==> flow/design.v <==
module scanNW(
		input clk,
		input reset,
		input enaScan,
		input colour,  
		input [1:0] verticleDataIN ,
		output reg doneScan,
		output reg enaRead,
		output reg enaWRITE,
		output reg [4:0] XlocV,
		output reg [4:0] YlocV,
		output reg [3:0] weight
	);
	localparam k = 6;
	localparam brdHeight = 19;
	localparam brdWidth = 19;
	localparam Black = 0;
	localparam White = 1;
	localparam Empty = 2;
	localparam W1 = 4'd0;
	localparam W2 = 4'd1;
	localparam W3 = 4'd2;
	localparam W4 = 4'd3;
	localparam W5 = 4'd4;
	localparam t1 = 4'd5;
	localparam t2 = 4'd6;
	localparam t3 = 4'd7;
	localparam T  = 4'd8;
	localparam STATE_START_SCAN   = 1;
	localparam STATE_MEMOR_FETCH  = 2;
	localparam STATE_PRCSS_WEIGHT = 3;
	localparam STATE_STORE_WEIGHT = 4;
	localparam STATE_NEXT_WINDOW  = 5;
	localparam STATE_NEXT_LINE 	  = 6;
	localparam SUBSTATE_ADRS = 1;
	localparam SUBSTATE_READ = 2;
	localparam SUBSTATE_WEIG_CAL_B = 1;
	localparam SUBSTATE_WEIG_CAL_W = 2;
	reg [2:0] mainState;
	reg [1:0] memSubstate;
	reg [1:0] weigSubstate;	
	reg [2:0] whiteCount;
	reg [2:0] blackCount;
	reg [4:0] lastEmptyCell;
	reg [5:0] DiagonalNW;
	reg [4:0] x;
	reg [4:0] y;
	reg [4:0] i;
	reg [4:0] j; 
	reg [2:0] z;
	reg [1:0] tempData [0:18];
	initial begin
		mainState <= STATE_START_SCAN;
		memSubstate <= SUBSTATE_ADRS;
		weigSubstate <= SUBSTATE_WEIG_CAL_W;
		DiagonalNW <= 6'd5;
		doneScan <= 0;
		weight <= 0;
		x <= 0;
		y <= 0;
		i <= 0;
		j <= 0;
	end
	always @ (posedge clk or posedge reset)	begin
		if(reset) begin
			mainState    <= STATE_START_SCAN;
			memSubstate  <= SUBSTATE_ADRS;
			weigSubstate <= SUBSTATE_WEIG_CAL_W;
			DiagonalNW   <= 6'd5;
			doneScan     <= 0;
			weight 		 <= 0;
			x <= 0;
			y <= 5'd5;
			i <= 0;
			j <= 0;
		end
		else begin
			case(mainState)
				STATE_START_SCAN: begin
					if(enaScan)begin
						mainState <= STATE_MEMOR_FETCH;
						doneScan <= 1'd0;
					end
				end
				STATE_MEMOR_FETCH: begin
					if(DiagonalNW < brdHeight)begin
						case(memSubstate)
							SUBSTATE_ADRS: begin
								XlocV <= x;
								YlocV <= (brdHeight-1'b1) - DiagonalNW + y;
								enaRead <= 1'd1;
								memSubstate <= SUBSTATE_READ;							
							end
							SUBSTATE_READ: begin
								tempData[x] <= verticleDataIN; 								
								x <= x + 5'd1;
								y <= y + 5'd1;
								if((x > DiagonalNW)||(y > DiagonalNW))begin
									mainState <= STATE_PRCSS_WEIGHT;
									enaRead <= 1'd0;
									x <= 5'd0;
									y <= 5'd0;
								memSubstate <= SUBSTATE_ADRS;
								end									
							end
						endcase
					end
					else begin
						case(memSubstate)
							SUBSTATE_ADRS: begin
								XlocV <= DiagonalNW - (brdHeight-1'b1) + x;
								YlocV <= y;
								enaRead <= 1'd1;
								memSubstate <= SUBSTATE_READ;							
							end
							SUBSTATE_READ: begin
								tempData[x] <= verticleDataIN; 
								x <= x + 5'd1;
								y <= y + 5'd1;
								if(XlocV > (brdHeight-1))begin
									mainState <= STATE_PRCSS_WEIGHT;
									enaRead <= 1'd0;
									x <= 5'd0;
									y <= 5'd0;
								end										
								memSubstate <= SUBSTATE_ADRS;
							end
						endcase						
					end
				end
				STATE_PRCSS_WEIGHT:begin
					if(tempData[i+j] == Black)begin
						blackCount <= blackCount + 3'd1;
					end
					else if(tempData[i+j] == White)begin
						whiteCount <= whiteCount + 3'd1;
					end
					else if(tempData[i+j] == Empty)begin
						lastEmptyCell <= i+j;
					end
					j = j + 3'd1;
					if(j >= k)begin
						j <= 0;
						mainState <= STATE_STORE_WEIGHT;
					end
				end
				STATE_STORE_WEIGHT:begin
					if(tempData[i+j] == Empty)begin
						case(weigSubstate)
							SUBSTATE_WEIG_CAL_B:begin
								if( blackCount > 0 )begin							
									if(colour && (blackCount > 3))begin
										if(DiagonalNW < brdHeight)begin
											XlocV <= lastEmptyCell;
											YlocV <= ((brdHeight-1'b1) - DiagonalNW) + lastEmptyCell;
											weight <= T;
										end
										else begin
											XlocV <= DiagonalNW - (brdHeight-1'b1) + lastEmptyCell;
											YlocV <= lastEmptyCell;
											weight <= T;
										end
										enaWRITE <= 1'd1;
									end
									else begin
										if(DiagonalNW < brdHeight)begin
											XlocV <= i+j;
											YlocV <= ((brdHeight-1'b1) - DiagonalNW) + (i+j);
										end
										else begin
											XlocV <= DiagonalNW - (brdHeight-1'b1) + (i+j);
											YlocV <= (i+j);
										end	
										if(colour)begin
											weight <= W5 + blackCount;
										end 
										else begin
											weight <= blackCount;
										end
										blackCount <= 0;
										enaWRITE <= 1'd1;
									end
								end
								weigSubstate <= SUBSTATE_WEIG_CAL_W;
							end
							SUBSTATE_WEIG_CAL_W:begin
								if( whiteCount > 0 )begin							
									if((~colour) && (whiteCount > 3))begin
										if(DiagonalNW < brdHeight)begin
											XlocV <= lastEmptyCell;
											YlocV <= ((brdHeight-1'b1) - DiagonalNW) + lastEmptyCell;
											weight <= T;
										end
										else begin
											XlocV <= DiagonalNW - (brdHeight-1'b1) + lastEmptyCell;
											YlocV <= lastEmptyCell;
											weight <= T;
										end
										enaWRITE <= 1'd1;
									end	
									else begin
										if(DiagonalNW < brdHeight)begin
											XlocV <= i+j;
											YlocV <= ((brdHeight-1'b1) - DiagonalNW) + (i+j);
										end
										else begin
											XlocV <= DiagonalNW - (brdHeight-1'b1) + (i+j);
											YlocV <= (brdHeight-1'b1) - (i+j);
										end	
										if(colour)begin
											weight <= whiteCount;
										end 
										else begin
											weight <= W5 + whiteCount;
										end	
										whiteCount <= 0;
										enaWRITE <= 1'd1;										
									end
								end
								weigSubstate <= SUBSTATE_WEIG_CAL_B;
								j = j + 3'd1;
								if(j >= k)begin
									j <= 0;
									mainState <= STATE_NEXT_WINDOW;
								end
							end
						endcase
						end
					end 
				STATE_NEXT_WINDOW: begin
					enaWRITE <= 1'd0;
					i <= i + (3'd1);
					mainState <= STATE_PRCSS_WEIGHT;
					if(i > (DiagonalNW + 1 - k))begin
						mainState <= STATE_NEXT_LINE;
						i <= 0;
					end
				end
				STATE_NEXT_LINE: begin
					DiagonalNW = DiagonalNW + 3'd1;
					mainState <= STATE_MEMOR_FETCH;
					if(DiagonalNW >= (brdHeight + brdWidth - 1 - k))begin
						mainState <= STATE_START_SCAN;
						doneScan <= 1'd1;
						DiagonalNW <= 6'd5;
					end
				end
			endcase
		end;
	end
endmodule 
# == Step by step through the tools: scanNW ==
# Tool output for the design above, in the order of the flow.
# Lines are those of the file above, counted from 1.
# Operators: Yosys type, input widths -> output width; for muxes data width and select width s.
# Cell names lack the library's common part.
# The mark -- stands for no value.
# setup
top,scanNW
clk_port,clk
cell_library,sky130hd
pvt_corner,tt_025C_1v80

# == Word-level counts ==
# Yosys after proc, flatten, opt, wreduce and memory -nomap, before mapping. Print and check cells are not counted.
# bits
reg_bits,99
in_bits,6
output_inout_bits,17
word_cells,292
# classes
n_addsub,22
cmp,11
eq_ne,74
mux,100
bitwise,4
reduce_logical,45
# ops
cell,count
$mux 5,35
$eq 5x4->1 const B,16
$reduce_and 4->1,19
$mux 3,22
$pmux 5 s2,5
$eq 5x3->1 const B,8
$add 5x5->5,8
$pmux 2 s19,1
$ne 2x2->1 const B,18
$gt 5x32->1,1
$eq 5x5->1 const B,6
$mux 4,6
$ne 3x3->1 const B,7
$add 5x1->5 const B,4
$eq 5x2->1 const B,4
$mux 2,10
$pmux 3 s6,1
$reduce_and 5->1,3
$reduce_and 7->1,2
$reduce_bool 2->1,6
$reduce_and 3->1,4
$gt 5x6->1,2
$pmux 3 s2,2
$pmux 2 s2,3
$eq 5x1->1 const B,2
$sub 5x5->5 const A,2
$logic_not 5->1,2
$pmux 1 s2,5
# Other operator kinds: 29; their cells: 52.

# == Longest topological paths ==
# Yosys ltp: most cells in a row. Word level: on the elaborated netlist, between registers, memories and ports. Mapped: between sequential cells and ports; inverters and the memories' decode and read muxes count.
# depth
depth_word,13
abc_area,0
mapped_depth,14

# == Netlist ==
# Yosys stat after the flow's synthesis: flattened, memories mapped to cells. It holds for the ABC_AREA given above (unset counts as 0); a run with the other value may have another netlist.
# mapped
cells,762
area_um2,7287.0
ff_cells,99
n_buf,36
# by_type
cell_type,count
edfxtp_1,61
ha_1,68
dfrtp_1,31
xnor2_1,35
a21oi_1,57
nand2_1,66
o21ai_0,47
nor2_1,60
dfstp_2,7
inv_1,39
fa_1,7
nand3_1,22
clkbuf_1,27
nor3_1,20
a21o_1,12
nor2b_1,13
xor2_1,8
a211oi_1,9
# Other cell types: 57; their cells: 173.

# == Worst setup path after synthesis ==
# OpenSTA on the mapped netlist: ideal clock, no wires. The path of least setup slack (recovery checks aside). Input and output delay are each 20% of the period. Register names are those of the netlist, which keeps one name where synthesis merged equal registers.
# synth_path
path_kind,register to register
start,register j[0]
end,register XlocV[0]
clock_period_ns,5.77
setup_time_ns,0.380
t_first_pin_ns,0.000
arrival_ns,3.988
required_time_ns,5.390
slack_ns,1.402
delay_ns,4.368
stages,14
n_path_buf,1
period_less_setup_slack_ns,4.368
# "delay_ns" is the arrival time less input delay plus setup time.
# "stages" counts driving pins, that of a launching flip-flop among them; a cell with two outputs on the path counts twice.
# "period_less_setup_slack_ns" is the clock period less the worst setup slack; recovery checks do not enter. This is arithmetic on one report: input and output delays are still those of the set period (20% each).
# Between the ends stands the longest chain of elaborated cells between them, by number of cells; it is not shown to be the way that was timed. Of several equally long chains one is given.
# Each line given opens the expression or statement behind the cell; cells for indexed reads and writes are added by Yosys, which also makes memories of some case tables.
# A register here has more assigning lines than the two given.
# The path ends at the enable pin of a flip-flop; only ways to that pin are counted.
# synth_via
cell_sequence,dfrtp_1 > ha_1 > fa_1 > inv_1 > ha_1 > clkbuf_1 > nand2_1 > a2111oi_0 > nor4_1 > a211o_1 > o211ai_1 > a32oi_4 > or3_1 > a21oi_1
elab_chain_cells,7
# synth_lines
item,line_no,source
start: declaration,49,reg [4:0] j;
start: assignment,141,j = j + 3'd1;
start: assignment,221,j = j + 3'd1;
$add 5x5->5,148,if(tempData[i+j] == Empty)begin
$eq 5x5->1,148,
$pmux 2 s19,148,
$mux 2,78,case(mainState)
$eq 2x2->1,148,
$ne 2x2->1,--,
$reduce_and 7->1,--,
end: assignment,154,XlocV <= lastEmptyCell;
end: assignment,159,XlocV <= DiagonalNW - (brdHeight-1'b1) + lastEmptyCell;
end: declaration,10,"output reg [4:0] XlocV,"

# == Worst path after layout ==
# From the final timing report of flow run A: the path of least setup slack in the routed layout; clock arrival at registers is part of the times.
# layout_path
path_kind,register to register
start,register j[0]
end,register XlocV[4]
clock_period_ns,4.67
setup_time_ns,0.29
t_first_pin_ns,0.36
arrival_ns,4.54
required_time_ns,4.73
slack_ns,0.19
stages,14
n_path_buf,1
# Between the ends stands the longest chain of elaborated cells between them, by number of cells; it is not shown to be the way that was timed. Of several equally long chains one is given.
# A register here has more assigning lines than the two given.
# The path ends at the enable pin of a flip-flop; only ways to that pin are counted.
# layout_via
cell_sequence,dfrtp_1 > ha_1 > fa_1 > inv_1 > ha_1 > nand2_1 > a2111oi_0 > nor4_1 > a211o_1 > o211ai_1 > a32oi_4 > or3_1 > a21oi_1 > buf_4
elab_chain_cells,7
# layout_lines
item,line_no,source
start: declaration,49,reg [4:0] j;
start: assignment,141,j = j + 3'd1;
start: assignment,221,j = j + 3'd1;
$add 5x5->5,148,if(tempData[i+j] == Empty)begin
$eq 5x5->1,148,
$pmux 2 s19,148,
$mux 2,78,case(mainState)
$eq 2x2->1,148,
$ne 2x2->1,--,
$reduce_and 7->1,--,
end: assignment,154,XlocV <= lastEmptyCell;
end: assignment,159,XlocV <= DiagonalNW - (brdHeight-1'b1) + lastEmptyCell;
end: declaration,10,"output reg [4:0] XlocV,"

Data sheet: physical implementation of scanNW

Stored flow runs of scanNW (2 of them; Yosys, OpenROAD, sky130hd). They differ in their settings and are not a sequence. Constraints: input delay and output delay 20% of the set period each, output load 0.01 pF.
By "achieved_period_ns" is meant the clock period of the run minus its worst setup slack. This is arithmetic on one report: input and output delays are still those of the set period (20% each).
"worst_setup_path_time_ns" means the part of the period allowed to the worst setup path (the constraints hold back 20% at inputs and 20% at outputs) less its slack; where the path has registers, the arrival times of their clocks count too.
"total_power_mw": no workload was simulated; the value follows from the tool's default switching activity.

Flow run A, flow files:
==> flow/run.sh <==
#!/bin/bash
# the make line also repeats the synthesis and layout settings of config.mk as NAME=value (left out here)
make -C /OpenROAD-flow-scripts/flow DESIGN_CONFIG=/design/flow/config.mk WORK_HOME=/design/flow/orfs CLKGATE_MAP_FILE= finish
==> flow/config.mk <==
export PLATFORM = sky130hd
export DESIGN_NAME = scanNW
export DESIGN_NICKNAME = scanNW
export VERILOG_FILES = /design/flow/design.v
export SDC_FILE = /design/flow/constraint.sdc
export NUM_CORES = 4
export LEC_CHECK = 0
export CAP_MARGIN = 20
export CORE_MARGIN = 2
export CORE_UTILIZATION = 40
export SETUP_SLACK_MARGIN = -0.24
export SLEW_MARGIN = 20
==> flow/constraint.sdc <==
create_clock -name core_clock -period 4.67 [get_ports {clk}]
set_input_delay 0.9340 -clock core_clock [delete_from_list [all_inputs] [get_ports {clk}]]
set_output_delay 0.9340 -clock core_clock [all_outputs]
set_load 0.01 [all_outputs]

==> results of flow run A, as CSV <==
result,value
synth_area_um2,7287.0
dieArea_um2,19312.7
finalCellArea_um2,8036.5
fin_util_pct,44.9
fin_ws_ns,0.191
setupTns_ns,0.000
holdWs_ns,0.490
total_power_mw,1.682
achieved_period_ns,4.479
worst_setup_path_time_ns,4.48
path_kind,"register to register"

Flow run B, flow files:
==> flow/run.sh <==
#!/bin/bash
# the make line also repeats the synthesis and layout settings of config.mk as NAME=value (left out here)
make -C /OpenROAD-flow-scripts/flow DESIGN_CONFIG=/design/flow/config.mk WORK_HOME=/design/flow/orfs CLKGATE_MAP_FILE= finish
==> flow/config.mk <==
export PLATFORM = sky130hd
export DESIGN_NAME = scanNW
export DESIGN_NICKNAME = scanNW
export VERILOG_FILES = /design/flow/design.v
export SDC_FILE = /design/flow/constraint.sdc
export NUM_CORES = 4
export LEC_CHECK = 0
export CAP_MARGIN = 25
export CORE_MARGIN = 2
export CORE_UTILIZATION = 70
export CTS_CLUSTER_DIAMETER = 251
export CTS_CLUSTER_SIZE = 68
export GPL_ROUTABILITY_DRIVEN = 0
export GPL_TIMING_DRIVEN = 1
export PLACE_DENSITY_LB_ADDON = 0.05
export SLEW_MARGIN = 20
==> flow/constraint.sdc <==
create_clock -name core_clock -period 2.65 [get_ports {clk}]
set_input_delay 0.5300 -clock core_clock [delete_from_list [all_inputs] [get_ports {clk}]]
set_output_delay 0.5300 -clock core_clock [all_outputs]
set_load 0.01 [all_outputs]

==> results of flow run B, as CSV <==
result,value
synth_area_um2,7287.0
dieArea_um2,11242.4
finalCellArea_um2,9685.5
fin_util_pct,94.7
fin_ws_ns,-1.229
setupTns_ns,-45.276
holdWs_ns,0.520
total_power_mw,2.746
achieved_period_ns,3.879
worst_setup_path_time_ns,3.88
path_kind,"register to register"
