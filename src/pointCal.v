==> flow/design.v <==
module pointCal(
	input clk,
	input reset,
	input enaPointCal,
	input turn,
	input [26:0] dataINV,
	input [26:0] dataINH,
	input [26:0] dataINNE,
	input [26:0] dataINNW,
	output reg donePointCal,
	output reg READ,
	output reg [4:0] XlocV,
	output reg [4:0] YlocV,	
	output reg [4:0] XlocClick,
	output reg [4:0] YlocClick
	);
	localparam brdHeight = 19;
	localparam brdWidth  = 19;
	localparam STATE_START_CALC = 1;
	localparam STATE_TOTAL_WEIGHT = 2;
	localparam STATE_POINT_CLICK = 3;	
	localparam STATE_CALC_DONE = 3;	
	localparam SUBSTATE_READ_WWM = 1;
	localparam SUBSTATE_FETCH_WEIS = 2;
	localparam SUBSTATE_MAX_WEIT_LOCA = 3;
	localparam SUBSTATE_NEXT_CELL = 3;
	localparam W1 = 0;
	localparam W2 = 1;
	localparam W3 = 2;
	localparam W4 = 3;
	localparam W5 = 4;
	localparam t1 = 5;
	localparam t2 = 6;
	localparam t3 = 7;
	localparam T =  8;
	reg [2:0] mainState;
	reg [1:0] weightSubState;
	reg [4:0] i,j;
	reg [4:0] x;
	reg [4:0] y;
	reg [35:0] weightMemoryAll[0:(brdHeight-1)][0:(brdWidth-1)];
	reg [3:0] lastMaxW1;
	reg [3:0] lastMaxW2;
	reg [3:0] lastMaxW3;
	reg [3:0] lastMaxW4;
	reg [3:0] lastMaxW5;
	reg [3:0] lastMaxt1;
	reg [3:0] lastMaxt2;
	reg [3:0] lastMaxt3;
	reg [3:0] lastMaxT;
	reg [4:0] W1MaxXloc;
	reg [4:0] W1MaxYloc;
	reg [4:0] W2MaxXloc;
	reg [4:0] W2MaxYloc;
	reg [4:0] W3MaxXloc;
	reg [4:0] W3MaxYloc;
	reg [4:0] W4MaxXloc;
	reg [4:0] W4MaxYloc;
	reg [4:0] W5MaxXloc;
	reg [4:0] W5MaxYloc;
	reg [4:0] t1MaxXloc;
	reg [4:0] t1MaxYloc;
	reg [4:0] t2MaxXloc;
	reg [4:0] t2MaxYloc;
	reg [4:0] t3MaxXloc;
	reg [4:0] t3MaxYloc;
	reg [4:0] TMaxXloc;
	reg [4:0] TMaxYloc;
	initial begin
		for(i = 0; i < brdHeight; i = i + 1'b1)begin
			for(j = 0; j < brdHeight; j = j + 1'b1)begin
				weightMemoryAll[i][j] <= 35'd0;
			end
		end
		donePointCal <= 1'd0;
		XlocV <= 5'd0;
		YlocV <= 5'd0;
		XlocClick <= 5'd0;
		YlocClick <= 5'd0;	
		x <= 5'd0;
		y <= 5'd0;
		lastMaxW1 <= 4'b0;
		lastMaxW2 <= 4'b0;
		lastMaxW3 <= 4'b0;
		lastMaxW4 <= 4'b0;
		lastMaxW5 <= 4'b0;
		lastMaxt1 <= 4'b0;
		lastMaxt2 <= 4'b0;
		lastMaxt3 <= 4'b0;
		lastMaxT  <= 4'b0;
		mainState <= STATE_START_CALC;
	end
	always @ (posedge clk or posedge reset) begin
		if(reset)begin
			for(i = 0; i < brdHeight; i = i + 1'b1)begin
				for(j = 0; j < brdHeight; j = j + 1'b1)begin
					weightMemoryAll[i][j] <= 35'd0;
				end
			end
			donePointCal <= 1'd0;
			XlocV <= 5'd0;
			YlocV <= 5'd0;
			XlocClick <= 5'd0;
			YlocClick <= 5'd0;
			x <= 5'd0;
			y <= 5'd0;
			lastMaxW1 <= 4'b0;
			lastMaxW2 <= 4'b0;
			lastMaxW3 <= 4'b0;
			lastMaxW4 <= 4'b0;
			lastMaxW5 <= 4'b0;
			lastMaxt1 <= 4'b0;
			lastMaxt2 <= 4'b0;
			lastMaxt3 <= 4'b0;
			lastMaxT  <= 4'b0;
			mainState <= STATE_START_CALC;
		end 
		else begin
			case(mainState)
				STATE_START_CALC:begin
					if(enaPointCal)begin
						mainState <= STATE_TOTAL_WEIGHT;
						donePointCal <= 1'd0;
					end
				end
				STATE_TOTAL_WEIGHT:begin
					case(weightSubState)
						SUBSTATE_READ_WWM:begin
							READ <= 1'd1;
							XlocV <= x;
							YlocV <= y;
							weightSubState <= SUBSTATE_FETCH_WEIS;
						end
						SUBSTATE_FETCH_WEIS:begin
							weightMemoryAll[y][x][W1+3:W1] <= dataINV[(W1+2):W1] + dataINH[(W1+2):W1] + dataINNE[(W1+2):W1] + dataINNW[(W1+2):W1];
							weightMemoryAll[y][x][3*W2+3:3*W2] <= dataINV[(3*W2+2):3*W2] + dataINH[(3*W2+2):3*W2] + dataINNE[(3*W2+2):3*W2] + dataINNW[(3*W2+2):3*W2];
							weightMemoryAll[y][x][3*W3+3:3*W3] <= dataINV[(3*W3+2):3*W3] + dataINH[(3*W3+2):3*W3] + dataINNE[(3*W3+2):3*W3] + dataINNW[(3*W3+2):3*W3];
							weightMemoryAll[y][x][3*W4+3:3*W4] <= dataINV[(3*W4+2):3*W4] + dataINH[(3*W4+2):3*W4] + dataINNE[(3*W4+2):3*W4] + dataINNW[(3*W4+2):3*W4];
							weightMemoryAll[y][x][3*W5+3:3*W5] <= dataINV[(3*W5+2):3*W5] + dataINH[(3*W5+2):3*W5] + dataINNE[(3*W5+2):3*W5] + dataINNW[(3*W5+2):3*W5];
							weightMemoryAll[y][x][3*t1+3:3*t1] <= dataINV[(3*t1+2):3*t1] + dataINH[(3*t1+2):3*t1] + dataINNE[(3*t1+2):3*t1] + dataINNW[(3*t1+2):3*t1];
							weightMemoryAll[y][x][3*t2+3:3*t2] <= dataINV[(3*t2+2):3*t2] + dataINH[(3*t2+2):3*t2] + dataINNE[(3*t2+2):3*t2] + dataINNW[(3*t2+2):3*t2];
							weightMemoryAll[y][x][3*t3+3:3*t3] <= dataINV[(3*t3+2):3*t3] + dataINH[(3*t3+2):3*t3] + dataINNE[(3*t3+2):3*t3] + dataINNW[(3*t3+2):3*t3];
							weightMemoryAll[y][x][3*T+3:3*T] <= dataINV[(3*T+2):3*T] + dataINH[(3*T+2):3*T] + dataINNE[(3*T+2):3*T] + dataINNW[(3*T+2):3*T];
							weightSubState <= SUBSTATE_MAX_WEIT_LOCA;
						end
						SUBSTATE_MAX_WEIT_LOCA:begin
							if((weightMemoryAll[y][x][W1+3:W1] > 0)&&(weightMemoryAll[y][x][W1+3:W1] > lastMaxW1))begin
								lastMaxW1 <= weightMemoryAll[y][x][W1+3:W1];
								W1MaxXloc <= x;
								W1MaxYloc <= y;
							end	
							if((weightMemoryAll[y][x][3*W2+3:3*W2] > 0)&&(weightMemoryAll[y][x][3*W2+3:3*W2] > lastMaxW1))begin
								lastMaxW2 <= weightMemoryAll[y][x][3*W2+3:3*W2];
								W2MaxXloc <= x;
								W2MaxYloc <= y;
							end	
							if((weightMemoryAll[y][x][3*W3+3:3*W3] > 0)&&(weightMemoryAll[y][x][3*W3+3:3*W3] > lastMaxW1))begin
								lastMaxW3 <= weightMemoryAll[y][x][3*W3+3:3*W3];
								W3MaxXloc <= x;
								W3MaxYloc <= y;
							end	
							if((weightMemoryAll[y][x][3*W4+3:3*W4] > 0)&&(weightMemoryAll[y][x][3*W4+3:3*W4] > lastMaxW1))begin
								lastMaxW4 <= weightMemoryAll[y][x][3*W4+3:3*W4];
								W4MaxXloc <= x;
								W4MaxYloc <= y;
							end	
							if((weightMemoryAll[y][x][3*W5+3:3*W5] > 0)&&(weightMemoryAll[y][x][3*W5+3:3*W5] > lastMaxW1))begin
								lastMaxW5 <= weightMemoryAll[y][x][3*W5+3:3*W5];
								W5MaxXloc <= x;
								W5MaxYloc <= y;
							end	
							if((weightMemoryAll[y][x][3*t1+3:3*t1] > 0)&&(weightMemoryAll[y][x][3*t1+3:3*t1] > lastMaxW1))begin
								lastMaxt1 <= weightMemoryAll[y][x][3*t1+3:3*t1];
								t1MaxXloc <= x;
								t1MaxYloc <= y;
							end	                 
							if((weightMemoryAll[y][x][3*t2+3:3*t2] > 0)&&(weightMemoryAll[y][x][3*t2+3:3*t2] > lastMaxW1))begin
								lastMaxt2 <= weightMemoryAll[y][x][3*t2+3:3*t2];
								t2MaxXloc <= x;
								t2MaxYloc <= y;
							end	                  
							if((weightMemoryAll[y][x][3*t3+3:3*t3] > 0)&&(weightMemoryAll[y][x][3*t3+3:3*t3] > lastMaxW1))begin
								lastMaxt3 <= weightMemoryAll[y][x][3*t3+3:3*t3];
								t3MaxXloc <= x;
								t3MaxYloc <= y;
							end	                  
							if((weightMemoryAll[y][x][3*T+3:3*T] > 0)&&(weightMemoryAll[y][x][3*T+3:3*T] > lastMaxW1))begin
								lastMaxT <= weightMemoryAll[y][x][3*T+3:3*T];
								TMaxXloc <= x;
								TMaxYloc <= y;	
							end								
							weightSubState <= SUBSTATE_NEXT_CELL;
						end
						SUBSTATE_NEXT_CELL:begin
							READ <= 1'd0;
							x <= x + 5'd1;
							if(x >= brdWidth)begin
								x <= 5'd0;								
								y <= y + 5'd1;
								weightSubState <= SUBSTATE_READ_WWM;
								if(y >= brdHeight)begin
									y <= 5'd0;
									mainState <= STATE_POINT_CLICK;
								end
							end
						end						
					endcase
					end
					STATE_POINT_CLICK:begin
					     if(~turn)begin  
							if(lastMaxW5 > 0)begin
								XlocClick <= W5MaxXloc;
								YlocClick <= W5MaxYloc;								
							end	
							else if(lastMaxW4 > 0)begin
								XlocClick <= W4MaxXloc;
								YlocClick <= W4MaxYloc;								
							end						
							else if(lastMaxT > 0)begin
								XlocClick <= TMaxXloc;
								YlocClick <= TMaxYloc;								
							end
							else if(lastMaxW3 > 0)begin
								XlocClick <= W3MaxXloc;
								YlocClick <= W3MaxYloc;								
							end
							else if(lastMaxt3 > 0)begin
								XlocClick <= t3MaxXloc;
								YlocClick <= t3MaxYloc;								
							end
							else if(lastMaxW2 > 0)begin
								XlocClick <= W2MaxXloc;
								YlocClick <= W2MaxYloc;								
							end
							else if(lastMaxt2 > 0)begin
								XlocClick <= t2MaxXloc;
								YlocClick <= t2MaxYloc;								
							end
							else if(lastMaxW1 > 0)begin
								XlocClick <= W1MaxXloc;
								YlocClick <= W1MaxYloc;								
							end
							else if(lastMaxt1 > 0)begin
								XlocClick <= t1MaxXloc;
								YlocClick <= t1MaxYloc;								
							end		
							else begin
								XlocClick <= 4'd10;
								YlocClick <= 4'd10;
							end 
						 end
						 else begin 
							if(lastMaxW5 > 0)begin
								XlocClick <= W5MaxXloc;
								YlocClick <= W5MaxYloc;								
							end	
							else if(lastMaxT > 0)begin
								XlocClick <= TMaxXloc;
								YlocClick <= TMaxYloc;								
							end						
							else if(lastMaxW4 > 0)begin
								XlocClick <= W4MaxXloc;
								YlocClick <= W4MaxYloc;								
							end
							else if(lastMaxW3 > 0)begin
								XlocClick <= W3MaxXloc;
								YlocClick <= W3MaxYloc;								
							end
							else if(lastMaxt3 > 0)begin
								XlocClick <= t3MaxXloc;
								YlocClick <= t3MaxYloc;								
							end
							else if(lastMaxW2 > 0)begin
								XlocClick <= W2MaxXloc;
								YlocClick <= W2MaxYloc;								
							end
							else if(lastMaxt2 > 0)begin
								XlocClick <= t2MaxXloc;
								YlocClick <= t2MaxYloc;								
							end
							else if(lastMaxW1 > 0)begin
								XlocClick <= W1MaxXloc;
								YlocClick <= W1MaxYloc;								
							end
							else if(lastMaxt1 > 0)begin
								XlocClick <= t1MaxXloc;
								YlocClick <= t1MaxYloc;								
							end	
							else begin
								XlocClick <= 4'd10;
								YlocClick <= 4'd10;
							end 
						 end
						 donePointCal <= 1'd1;
						 mainState <= STATE_CALC_DONE;
					end
					STATE_CALC_DONE:begin						
						mainState <= STATE_START_CALC;
					end
			endcase
		end 
	end	
endmodule 
Reports on pointCal
What the tools print for pointCal, step after step.
Line numbers count from 1 in the design file above.
Operators carry their Yosys type and port widths (W data, S select, Z words).
Library cell names are shortened.
Not given: -

set-up
  design top = pointCal
  clock input = clk
  cell library = sky130hd
  library corner = tt_025C_1v80

Word-level counts
Yosys after proc, flatten, opt, wreduce and memory -nomap, before mapping. Print and check cells are not counted. Equal cells are merged and count once.

cells by class
  add/sub/neg operators = 27
  magnitude comparators = 27
  equality and inequality tests = 7
  mux-type cells = 20
  bitwise operators = 1
  reduce/logical cells = 24

operator list
  kind                  number
  $add A3 B3 Y3         24
  $gt A4 B1 Y1 const B  18
  $mux W28              2
  $mux W5               10
  $gt A4 B4 Y1          9
  $reduce_and A3 Y1     10
  $mux W4               3
  $logic_and A1 B1 Y1   9
  $add A4 B3 Y4         2
  $eq A3 B2 Y1 const B  2
  $pmux W3 S2           1
  $eq A2 B2 Y1 const B  2
  $reduce_and A2 Y1     2
  $reduce_bool A2 Y1    2
  $add A3 B3 Y4         1
  $pmux W2 S2           1
  $eq A3 B1 Y1 const B  1
  $mux W3               1
  $eq A2 B1 Y1 const B  1
  $ne A2 B2 Y1 const B  1
  $reduce_or A2 Y1      1
  $pmux W1 S2           1
  $not A1 Y1            1
  $mux W1               1

bit counts
  bits in registers = 75
  output and inout port bits = 22

Logic depth
Yosys ltp: most cells in a row. Word level: on the elaborated netlist, between registers, memories and ports. Mapped: between sequential cells and ports; inverters and the memories' decode and read muxes count.

depth
  word-level depth = 11
  ABC_AREA = 0
  mapped depth = 9
  depth with buffers taken out = 9

Synthesis result
The flow's flattened synthesis, as Yosys stat reports it; memories are mapped. The netlist is that of the ABC_AREA named above (0 if unset); the other value can give another one.

cell types
  type      number
  dfrtp_1   67
  ha_1      54
  fa_1      30
  mux2_4    24
  mux2_1    29
  xnor2_1   33
  inv_1     57
  buf_4     20
  xor2_1    17
  a21oi_4   6
  nor4_1    12
  o211ai_2  6
  nand3_2   6
  nand2_1   15
  or4_1     7
  nand4_1   8
  o21ai_1   10
  a21oi_1   9

Not listed: further types 18, cells in them 36.

mapped netlist
  mapped cells = 446
  cell area after synthesis = 5282.6 um2
  sequential area = 1742.9 um2
  flip-flop cells = 70

Path before layout
Source: OpenSTA report_checks on the synthesized netlist (no wires, ideal clock, input and output delay 20% of the period each), path of least setup slack; recovery checks are left aside. Register names are those of the netlist, which keeps one name where synthesis merged equal registers.

path post-synthesis
  kind = in2reg
  from = in dataINV[25]
  to = reg weightMemoryAll
  period = 3.66 ns
  external input delay = 0.732 ns
  arrival = 2.619 ns
  data required time = 3.528 ns
  path slack = 0.909 ns
  path delay = 2.019 ns
  stages on the path = 8
  path buffers = 0
  period reached after synthesis = 2.751 ns

"path delay" is the arrival time less input delay plus setup time.
"stages on the path": output pins that drive a net of the path, with the launching flip-flop's if there is one; two outputs of one cell count as two.
"period reached after synthesis" is the clock period less the worst setup slack; recovery checks do not enter. This is arithmetic on one report: input and output delays are still those of the set period (20% each).
Where an end lacks its bit number, it is one bit of the signal, or one of the new flip-flops if synthesis recoded a state register.
The rows between start and end are the longest chain of elaborated cells between them; the timing report does not say that the signal goes this way. Where chains are equally long, one stands for them.
Each line given opens the expression or statement behind the cell; cells for indexed reads and writes are added by Yosys, which also makes memories of some case tables.
At most two assigning lines are given for a register; there are more.

between the ends, post-synthesis
  path through = fa_1 fa_1 ha_1 inv_1 fa_1 xor2_1 xnor2_1 o21ai_1
  cells in the longest elaborated chain = 3
  elaborated cells between the ends (all ways) = 3
  source lines of those cells = 1
  those cells by class = add/sub: 3

ends and longest elaborated chain, post-synthesis
  item                        RTL line  RTL
  start: declaration          6         input [26:0] dataINV,
  $add A3 B3 Y4               143       weightMemoryAll[y][x][3*T+3:3*T] <= dataINV[(3*T+2):3*T] + dataINH[(3*T+2):3*T] + dataINNE[(3*T+2):3*T] + data ...
  $add A4 B3 Y4 (2 in a row)  143
  end: assignment             142       weightMemoryAll[y][x][3*t3+3:3*t3] <= dataINV[(3*t3+2):3*t3] + dataINH[(3*t3+2):3*t3] + dataINNE[(3*t3+2):3*t3 ...
  end: assignment             143
  end: declaration            41        reg [35:0] weightMemoryAll[0:(brdHeight-1)][0:(brdWidth-1)];

Path in the finished layout
Path of least setup slack in the final report of flow run A (OpenROAD, finished layout, wires in). Where an end is a register, its clock arrival counts in the times.

path after layout
  kind = in2reg
  from = in dataINV[25]
  to = reg weightMemoryAll
  period = 2.53 ns
  external input delay = 0.51 ns
  arrival = 2.55 ns
  data required time = 2.72 ns
  path slack = 0.18 ns
  stages on the path = 9
  path buffers = 1

Where an end lacks its bit number, it is one bit of the signal, or one of the new flip-flops if synthesis recoded a state register.
The rows between start and end are the longest chain of elaborated cells between them; the timing report does not say that the signal goes this way. Where chains are equally long, one stands for them.
At most two assigning lines are given for a register; there are more.

between the ends, after layout
  path through = buf_6 fa_1 fa_1 ha_4 inv_2 fa_2 xor2_1 xnor2_1 o21ai_1
  cells in the longest elaborated chain = 3
  elaborated cells between the ends (all ways) = 3
  source lines of those cells = 1
  those cells by class = add/sub: 3

ends and longest elaborated chain, after layout
  item                        RTL line  RTL
  start: declaration          6         input [26:0] dataINV,
  $add A3 B3 Y4               143       weightMemoryAll[y][x][3*T+3:3*T] <= dataINV[(3*T+2):3*T] + dataINH[(3*T+2):3*T] + dataINNE[(3*T+2):3*T] + data ...
  $add A4 B3 Y4 (2 in a row)  143
  end: assignment             142       weightMemoryAll[y][x][3*t3+3:3*t3] <= dataINV[(3*t3+2):3*t3] + dataINH[(3*t3+2):3*t3] + dataINNE[(3*t3+2):3*t3 ...
  end: assignment             143
  end: declaration            41        reg [35:0] weightMemoryAll[0:(brdHeight-1)][0:(brdWidth-1)];

Add stored flow runs of pointCal

Top module pointCal; platform sky130hd; tools Yosys and OpenROAD; 2 stored runs in no particular order. Input and output delays are each 20% of the period that was set; the output load is 0.01 pF.
"achieved clock period (ns)" means the clock period less the worst setup slack. The figure is calculated, with input and output delays left at 20% of the set period.
"worst setup path time (ns)": the worst setup path's part of the clock period (all of it between registers, 20% less for each end at a port) less its slack. A launch clock that arrives late makes it longer, a capture clock that arrives late makes it shorter.
"finish__power__total" is the tool's figure for a default switching activity; nothing was simulated.

settings of flow run A
{
  "period_ns": 2.53,
  "CORE_UTILIZATION": 32,
  "SETUP_SLACK_MARGIN": 0.67,
  "PLACE_DENSITY_LB_ADDON": 0.18,
  "CELL_PAD_IN_SITES_GLOBAL_PLACEMENT": 3,
  "TNS_END_PERCENT": 85,
  "ABC_AREA": 0,
  "CTS_CLUSTER_DIAMETER": 38,
  "CAP_MARGIN": 20,
  "MIN_ROUTING_LAYER": "met2",
  "MAX_ROUTING_LAYER": "met5",
  "CORE_MARGIN": 2,
  "SLEW_MARGIN": 20
}
report of flow run A
yosys chip area after synthesis (um^2): 5282.6
finish__design__die__area: 17552.3
finish__design__instance__utilization: 0.4947
finish__timing__setup__ws: 0.176
finish__timing__setup__tns: 0.000
finish__timing__hold__ws: 0.444
finish__power__total: 7.204e-03
achieved clock period (ns): 2.354
worst setup path time (ns): 1.85
worst setup path kind: in2reg

settings of flow run B
{
  "period_ns": 4.6,
  "CORE_UTILIZATION": 46,
  "SETUP_SLACK_MARGIN": 0.86,
  "PLACE_DENSITY_LB_ADDON": 0.07,
  "CORE_ASPECT_RATIO": 0.7,
  "CELL_PAD_IN_SITES_GLOBAL_PLACEMENT": 2,
  "TNS_END_PERCENT": 30,
  "ABC_AREA": 1,
  "CTS_CLUSTER_DIAMETER": 65,
  "CAP_MARGIN": 20,
  "CORE_MARGIN": 2,
  "SLEW_MARGIN": 20
}
report of flow run B: did not finish, place, FLW-0024
